==> flow/design.v <==
module grayscale#(
  FRAME_WIDTH  = 640,      
  FRAME_HEIGHT = 480,      
  PIX_WIDTH    =  24       
)(
  input                          clk      ,  
  input                          rst_n    ,  
  input                          pix_val  ,  
  input                          pix_sof  ,  
  input                          pix_eof  ,  
  input                          pix_sol  ,  
  input                          pix_eol  ,  
  input      [ PIX_WIDTH   -1:0] pix_data ,  
  output reg                     gray_val ,  
  output reg                     gray_sof ,  
  output reg                     gray_eof ,  
  output reg                     gray_sol ,  
  output reg                     gray_eol ,  
  output reg [(PIX_WIDTH/3)-1:0] gray_data   
);
wire [7:0] pix_red  ;   
wire [7:0] pix_blue ;   
wire [7:0] pix_green;   
wire [18:0] weighted_red  ; 
wire [18:0] weighted_green;
wire [18:0] weighted_blue ;
wire [18:0] weighted_sum  ;
reg [$clog2(FRAME_WIDTH )-1:0] x_pos;
reg [$clog2(FRAME_HEIGHT)-1:0] y_pos;
reg first_pixel;
reg pix_val_d;
reg pix_sof_d;
reg pix_eof_d;
reg pix_sol_d;
reg pix_eol_d;
reg first_pixel_d;
assign pix_red   = pix_data[23:16];
assign pix_green = pix_data[15: 8];
assign pix_blue  = pix_data[ 7: 0];
assign weighted_red   = (pix_red   << 9) + (pix_red   << 6) + (pix_red   << 5) + (pix_red   << 2) + pix_red;                         
assign weighted_green = (pix_green << 10) + (pix_green << 7) + (pix_green << 5) + (pix_green << 4) + (pix_green << 1) + pix_green;   
assign weighted_blue  = (pix_blue  << 7) + (pix_blue  << 6) + (pix_blue  << 5) + (pix_blue  << 3) + (pix_blue  << 1);                
assign weighted_sum = weighted_red + weighted_green + weighted_blue;
always @(posedge clk or negedge rst_n)
if (~rst_n)             first_pixel <= 1'b1; else
if (pix_val && pix_sof) first_pixel <= 1'b0;
always @(posedge clk or negedge rst_n)
if (~rst_n) first_pixel_d <= 1'b1; else
            first_pixel_d <= first_pixel;
always @(posedge clk or negedge rst_n)
if (~rst_n)    x_pos <= 'd0;        else
if (pix_val) begin
  if (pix_sof) x_pos <= 'd0;        else
  if (pix_sol) x_pos <= 'd0;        else
  if (pix_eol) x_pos <= 'd0;        else
  if (pix_eof) x_pos <= 'd0;        else
               x_pos <= x_pos + 'd1;
end
always @(posedge clk or negedge rst_n)
if (~rst_n)    y_pos <= 'd0;         else
if (pix_val) begin
  if (pix_sof) y_pos <= 'd0;         else
  if (pix_sol) y_pos <= y_pos + 'd1; else
  if (pix_eof) y_pos <= 'd0;
end 
always @(posedge clk or negedge rst_n)
if (~rst_n) pix_val_d <= 'd0; else
            pix_val_d <= pix_val;
always @(posedge clk or negedge rst_n)
if (~rst_n) pix_sof_d <= 'd0; else
            pix_sof_d <= pix_sof;
always @(posedge clk or negedge rst_n)
if (~rst_n) pix_eof_d <= 'd0; else
            pix_eof_d <= pix_eof;
always @(posedge clk or negedge rst_n)
if (~rst_n) pix_sol_d <= 'd0; else
            pix_sol_d <= pix_sol;
always @(posedge clk or negedge rst_n)
if (~rst_n) pix_eol_d <= 'd0; else
            pix_eol_d <= pix_eol;
always @(posedge clk or negedge rst_n)
if (~rst_n) gray_val <= 'd0; else
            gray_val <= pix_val_d;
always @(posedge clk or negedge rst_n)
if (~rst_n)                                  gray_sof <= 1'd0; else
if (pix_val_d && pix_sof_d && first_pixel_d) gray_sof <= 1'b1; else
                                             gray_sof <= 1'b0;
always @(posedge clk or negedge rst_n)
if (~rst_n) gray_eof <= 'd0; else
            gray_eof <= pix_eof_d;
always @(posedge clk or negedge rst_n)
if (~rst_n) gray_sol <= 'd0; else
            gray_sol <= pix_sol_d;
always @(posedge clk or negedge rst_n)
if (~rst_n) gray_eol <= 'd0; else
            gray_eol <= pix_eol_d;
always @(posedge clk or negedge rst_n)
if (~rst_n ) gray_data <= 'd0;       else
if (pix_val) gray_data <= weighted_sum[18:11];
endmodule
# --- From RTL to reports: grayscale ---
# Tool output for the design above, in the order of the flow.
# Line numbers count from 1 in the design file above.
# Operators carry their Yosys type and port widths (W data, S select, Z words).
# Library cell names are shortened.
inputs:
  top_module: "grayscale"
  clock: "clk"
  cell_library: "sky130hd"
  lib_corner: "tt_025C_1v80"

# --- After elaboration ---
# Counts by Yosys on the flattened word-level netlist (proc, flatten, opt, wreduce; memories kept). Register bits leave out memories and registers merged into their read ports (data or address); mux counts leave out enables and synchronous resets folded into registers. Print and check cells are left out. Cells with the same type and inputs are merged into one.
bits:
  register_bits: 20
  latchBits: 0
  mem_bits_rw: 0
  rom_bits: 0
  clocked_rd_ports_x_width: 0
  mem_count: 0
  inputBits: 31
  output_inout_bits: 13
classes:
  addsub: 15
  n_mul: 0
  div: 0
  compare: 0
  eq_ne: 0
  n_shift: 0
  n_mux: 1
  logic: 0
  reduce_and_logical: 3
op_table:
  columns: ["cell", "n"]
  rows:
  - ["$add A19 B19 Y19", 2]
  - ["$add A19 B8 Y19", 2]
  - ["$add A18 B13 Y19", 1]
  - ["$add A18 B15 Y19", 1]
  - ["$add A18 B9 Y19", 1]
  - ["$add A19 B10 Y19", 1]
  - ["$add A19 B12 Y19", 1]
  - ["$add A19 B13 Y19", 1]
  - ["$add A19 B9 Y19", 1]
  - ["$add A17 B11 Y18", 1]
  - ["$add A17 B14 Y18", 1]
  - ["$add A16 B13 Y17", 1]
  - ["$add A15 B14 Y16", 1]
  - ["$logic_and A1 B1 Y1", 3]
  - ["$mux W1", 1]

# --- Longest topological paths ---
# Yosys ltp: most cells in a row. Word level: on the elaborated netlist, between registers, memories and ports. Mapped: between sequential cells and ports; inverters and the memories' decode and read muxes count.
depth:
  ltp_word: 7
  ABC_AREA: 0
  ltp_mapped: 18
  ltp_nobuf: 18

# --- Mapped cells and area ---
# The flow's flattened synthesis, as Yosys stat reports it; memories are mapped. The netlist is that of the ABC_AREA named above (0 if unset); the other value can give another one.
# Totals and module areas in this step are rounded.
mapped:
  mapped_cells: 364
  area_um2: 3990
  seqArea_um2: 503
  flip_flops: 20
  buffers: 3
types:
  columns: ["cell", "n", "area_total_um2"]
  rows:
  - ["fa_1", 92, 1.84E+03]
  - ["ha_1", 52, 650.624]
  - ["dfrtp_1", 18, 450.432]
  - ["inv_1", 113, 424.157]
  - ["dfstp_2", 2, 52.55]
  - ["nand2_1", 11, 41.29]
  - ["nor2_1", 11, 41.29]
  - ["a21oi_1", 7, 35.034]
  - ["xnor2_1", 3, 26.275]
  - ["nand3_1", 5, 25.024]
  - ["o21ai_0", 5, 25.024]
  - ["a211oi_1", 3, 22.522]
  - ["a21boi_0", 3, 22.522]
  - ["buf_6", 2, 22.522]
  - ["o211ai_1", 3, 22.522]
  - ["o31ai_1", 3, 22.522]
  - ["nor4_4", 1, 21.27]
  - ["o2111ai_1", 2, 17.517]
# Other cell types: 21; their cells: 28.

# --- Path before layout ---
# Path of least setup slack by OpenSTA after synthesis, without wires, with an ideal clock, recovery checks aside; 20% of the period is set as input and as output delay. Where synthesis merged equal registers, the netlist keeps one of their names.
synth_path:
  path_type: "in2reg"
  startpoint: "in pix_data[0]"
  endpoint: "reg gray_data[5]"
  tclk_ns: 8.25
  setup_ns: 0.069
  launch_ns: 1.650
  arrival_ns: 6.537
  required_ns: 8.181
  slack_ns: 1.644
  delay_ns: 4.956
  path_stages: 18
  synth_period_reached_ns: 6.606
# "delay_ns" is the arrival time less input delay plus setup time.
# "path_stages" counts driving pins, that of a launching flip-flop among them; a cell with two outputs on the path counts twice.
# "synth_period_reached_ns" = period - worst setup slack (recovery checks aside). The figure is calculated, with input and output delays left at 20% of the set period.
# The rows between start and end are the longest chain of elaborated cells between them; the timing report does not say that the signal goes this way. Where chains are equally long, one stands for them.
# A line is the first line of the expression or statement that the cell stems from. Yosys adds cells for indexed reads and writes and turns some case tables into memories.
synth_via:
  cell_sequence: "inv_1 > fa_1 > inv_1 > fa_1 > fa_1 > inv_1 > fa_1 > inv_1 > fa_1 > inv_1 > fa_1 > inv_1 > ha_1 > nand4_2 > nor4_4 > o21ai_2 > or4_1 > nand3_1"
  elab_chain_len: 5
  cells_between: 5
  cone_classes: "add/sub (5)"
synth_lines:
  columns: ["item", "line_no", "text"]
  rows:
  - ["start: declaration", 13, "input      [ PIX_WIDTH   -1:0] pix_data ,"]
  - ["$add A15 B14 Y16", 42, "assign weighted_blue  = (pix_blue  << 7) + (pix_blue  << 6) + (pix_blue  << 5) + (pix_blue  << 3) + (pix_blue ..."]
  - ["$add A16 B13 Y17", 42, null]
  - ["$add A17 B11 Y18", 42, null]
  - ["$add A18 B9 Y19", 42, null]
  - ["$add A19 B19 Y19", 43, "assign weighted_sum = weighted_red + weighted_green + weighted_blue;"]
  - ["end: assignment", 98, "if (~rst_n ) gray_data <= 'd0;       else"]
  - ["end: assignment", 99, "if (pix_val) gray_data <= weighted_sum[18:11];"]
  - ["end: declaration", 19, "output reg [(PIX_WIDTH/3)-1:0] gray_data"]

# --- Timing after layout ---
# From the final timing report of job 1: the path of least setup slack in the routed layout; clock arrival at registers is part of the times.
layout_path:
  path_type: "in2reg"
  startpoint: "in pix_data[13]"
  endpoint: "reg gray_data[6]"
  tclk_ns: 5.21
  setup_ns: 0.06
  launch_ns: 1.04
  arrival_ns: 5.88
  required_ns: 5.40
  slack_ns: -0.48
  path_stages: 17
# The rows between start and end are the longest chain of elaborated cells between them; the timing report does not say that the signal goes this way. Where chains are equally long, one stands for them.
layout_via:
  cell_sequence: "dlygate4sd2_1 > buf_6 > fa_1 > fa_1 > inv_1 > fa_1 > fa_1 > inv_1 > fa_1 > ha_1 > ha_4 > o21ai_1 > nor2_4 > buf_4 > nor3_4 > or4_1 > nand3_1"
  elab_chain_len: 7
  cells_between: 7
  cone_classes: "add/sub (7)"
layout_lines:
  columns: ["item", "line_no", "text"]
  rows:
  - ["start: declaration", 13, "input      [ PIX_WIDTH   -1:0] pix_data ,"]
  - ["$add A18 B15 Y19", 41, "assign weighted_green = (pix_green << 10) + (pix_green << 7) + (pix_green << 5) + (pix_green << 4) + (pix_gree ..."]
  - ["$add A19 B13 Y19", 41, null]
  - ["$add A19 B12 Y19", 41, null]
  - ["$add A19 B9 Y19", 41, null]
  - ["$add A19 B8 Y19", 41, null]
  - ["$add A19 B19 Y19 (2 in a row)", 43, "assign weighted_sum = weighted_red + weighted_green + weighted_blue;"]
  - ["end: assignment", 98, "if (~rst_n ) gray_data <= 'd0;       else"]
  - ["end: assignment", 99, "if (pix_val) gray_data <= weighted_sum[18:11];"]
  - ["end: declaration", 19, "output reg [(PIX_WIDTH/3)-1:0] gray_data"]

Memo
Re: implementation data of grayscale

Record of 2 stored runs of the RTL-to-layout flow on grayscale, platform sky130hd. The runs are unordered. Constraints: input delay and output delay 20% of the set period each, output load 0.01 pF.
By "achievedPeriod_ns" is meant the clock period of the run minus its worst setup slack. This is arithmetic on one report: input and output delays are still those of the set period (20% each).
"worst_path_ns": the worst setup path's part of the clock period (all of it between registers, 20% less for each end at a port) less its slack. A launch clock that arrives late makes it longer, a capture clock that arrives late makes it shorter.
The results are shown rounded.

--- job 1 ---
==> flow/run.sh <==
#!/bin/bash
# the make line also repeats the synthesis and layout settings of config.mk as NAME=value (left out here)
make -C /OpenROAD-flow-scripts/flow DESIGN_CONFIG=/design/flow/config.mk WORK_HOME=/design/flow/orfs CLKGATE_MAP_FILE= finish
==> flow/config.mk <==
export PLATFORM = sky130hd
export DESIGN_NAME = grayscale
export DESIGN_NICKNAME = grayscale
export VERILOG_FILES = /design/flow/design.v
export SDC_FILE = /design/flow/constraint.sdc
export NUM_CORES = 4
export LEC_CHECK = 0
export CAP_MARGIN = 20
export CELL_PAD_IN_SITES_DETAIL_PLACEMENT = 0
export CORE_ASPECT_RATIO = 0.54
export CORE_MARGIN = 2
export CORE_UTILIZATION = 44
export CTS_CLUSTER_DIAMETER = 61
export GPL_ROUTABILITY_DRIVEN = 0
export SLEW_MARGIN = 20
export TNS_END_PERCENT = 55
==> flow/constraint.sdc <==
create_clock -name core_clock -period 5.21 [get_ports {clk}]
set_input_delay 1.0420 -clock core_clock [delete_from_list [all_inputs] [get_ports {clk}]]
set_output_delay 1.0420 -clock core_clock [all_outputs]
set_load 0.01 [all_outputs]

==> results, as YAML <==
results:
  die_area_um2: 9870
  tns_ns: -3.10
  ys_area_um2: 3990
  timing.hold.ws_ns: 0.345
  worst_path_ns: 4.65
  timing.worst_path_kind: "in2reg"
  finalCellArea_um2: 5590
  achievedPeriod_ns: 5.695
  worstSetupSlack_ns: -0.485
  utilization_pct: 63.8

--- job 2 ---
==> flow/run.sh <==
#!/bin/bash
# the make line also repeats the synthesis and layout settings of config.mk as NAME=value (left out here)
make -C /OpenROAD-flow-scripts/flow DESIGN_CONFIG=/design/flow/config.mk WORK_HOME=/design/flow/orfs CLKGATE_MAP_FILE= finish
==> flow/config.mk <==
export PLATFORM = sky130hd
export DESIGN_NAME = grayscale
export DESIGN_NICKNAME = grayscale
export VERILOG_FILES = /design/flow/design.v
export SDC_FILE = /design/flow/constraint.sdc
export NUM_CORES = 4
export LEC_CHECK = 0
export ABC_AREA = 1
export CAP_MARGIN = 20
export CELL_PAD_IN_SITES_DETAIL_PLACEMENT = 0
export CELL_PAD_IN_SITES_GLOBAL_PLACEMENT = 3
export CORE_MARGIN = 8
export CORE_UTILIZATION = 25
export CTS_CLUSTER_SIZE = 18
export GPL_ROUTABILITY_DRIVEN = 0
export SETUP_SLACK_MARGIN = -0.26
export SLEW_MARGIN = 20
==> flow/constraint.sdc <==
create_clock -name core_clock -period 6.41 [get_ports {clk}]
set_input_delay 1.2820 -clock core_clock [delete_from_list [all_inputs] [get_ports {clk}]]
set_output_delay 1.2820 -clock core_clock [all_outputs]
set_load 0.01 [all_outputs]

==> results, as YAML <==
results:
  die_area_um2: 20600
  tns_ns: 0.000
  ys_area_um2: 4060
  timing.hold.ws_ns: 0.348
  worst_path_ns: 4.80
  timing.worst_path_kind: "in2reg"
  finalCellArea_um2: 5100
  achievedPeriod_ns: 6.087
  worstSetupSlack_ns: 0.323
  utilization_pct: 32.1
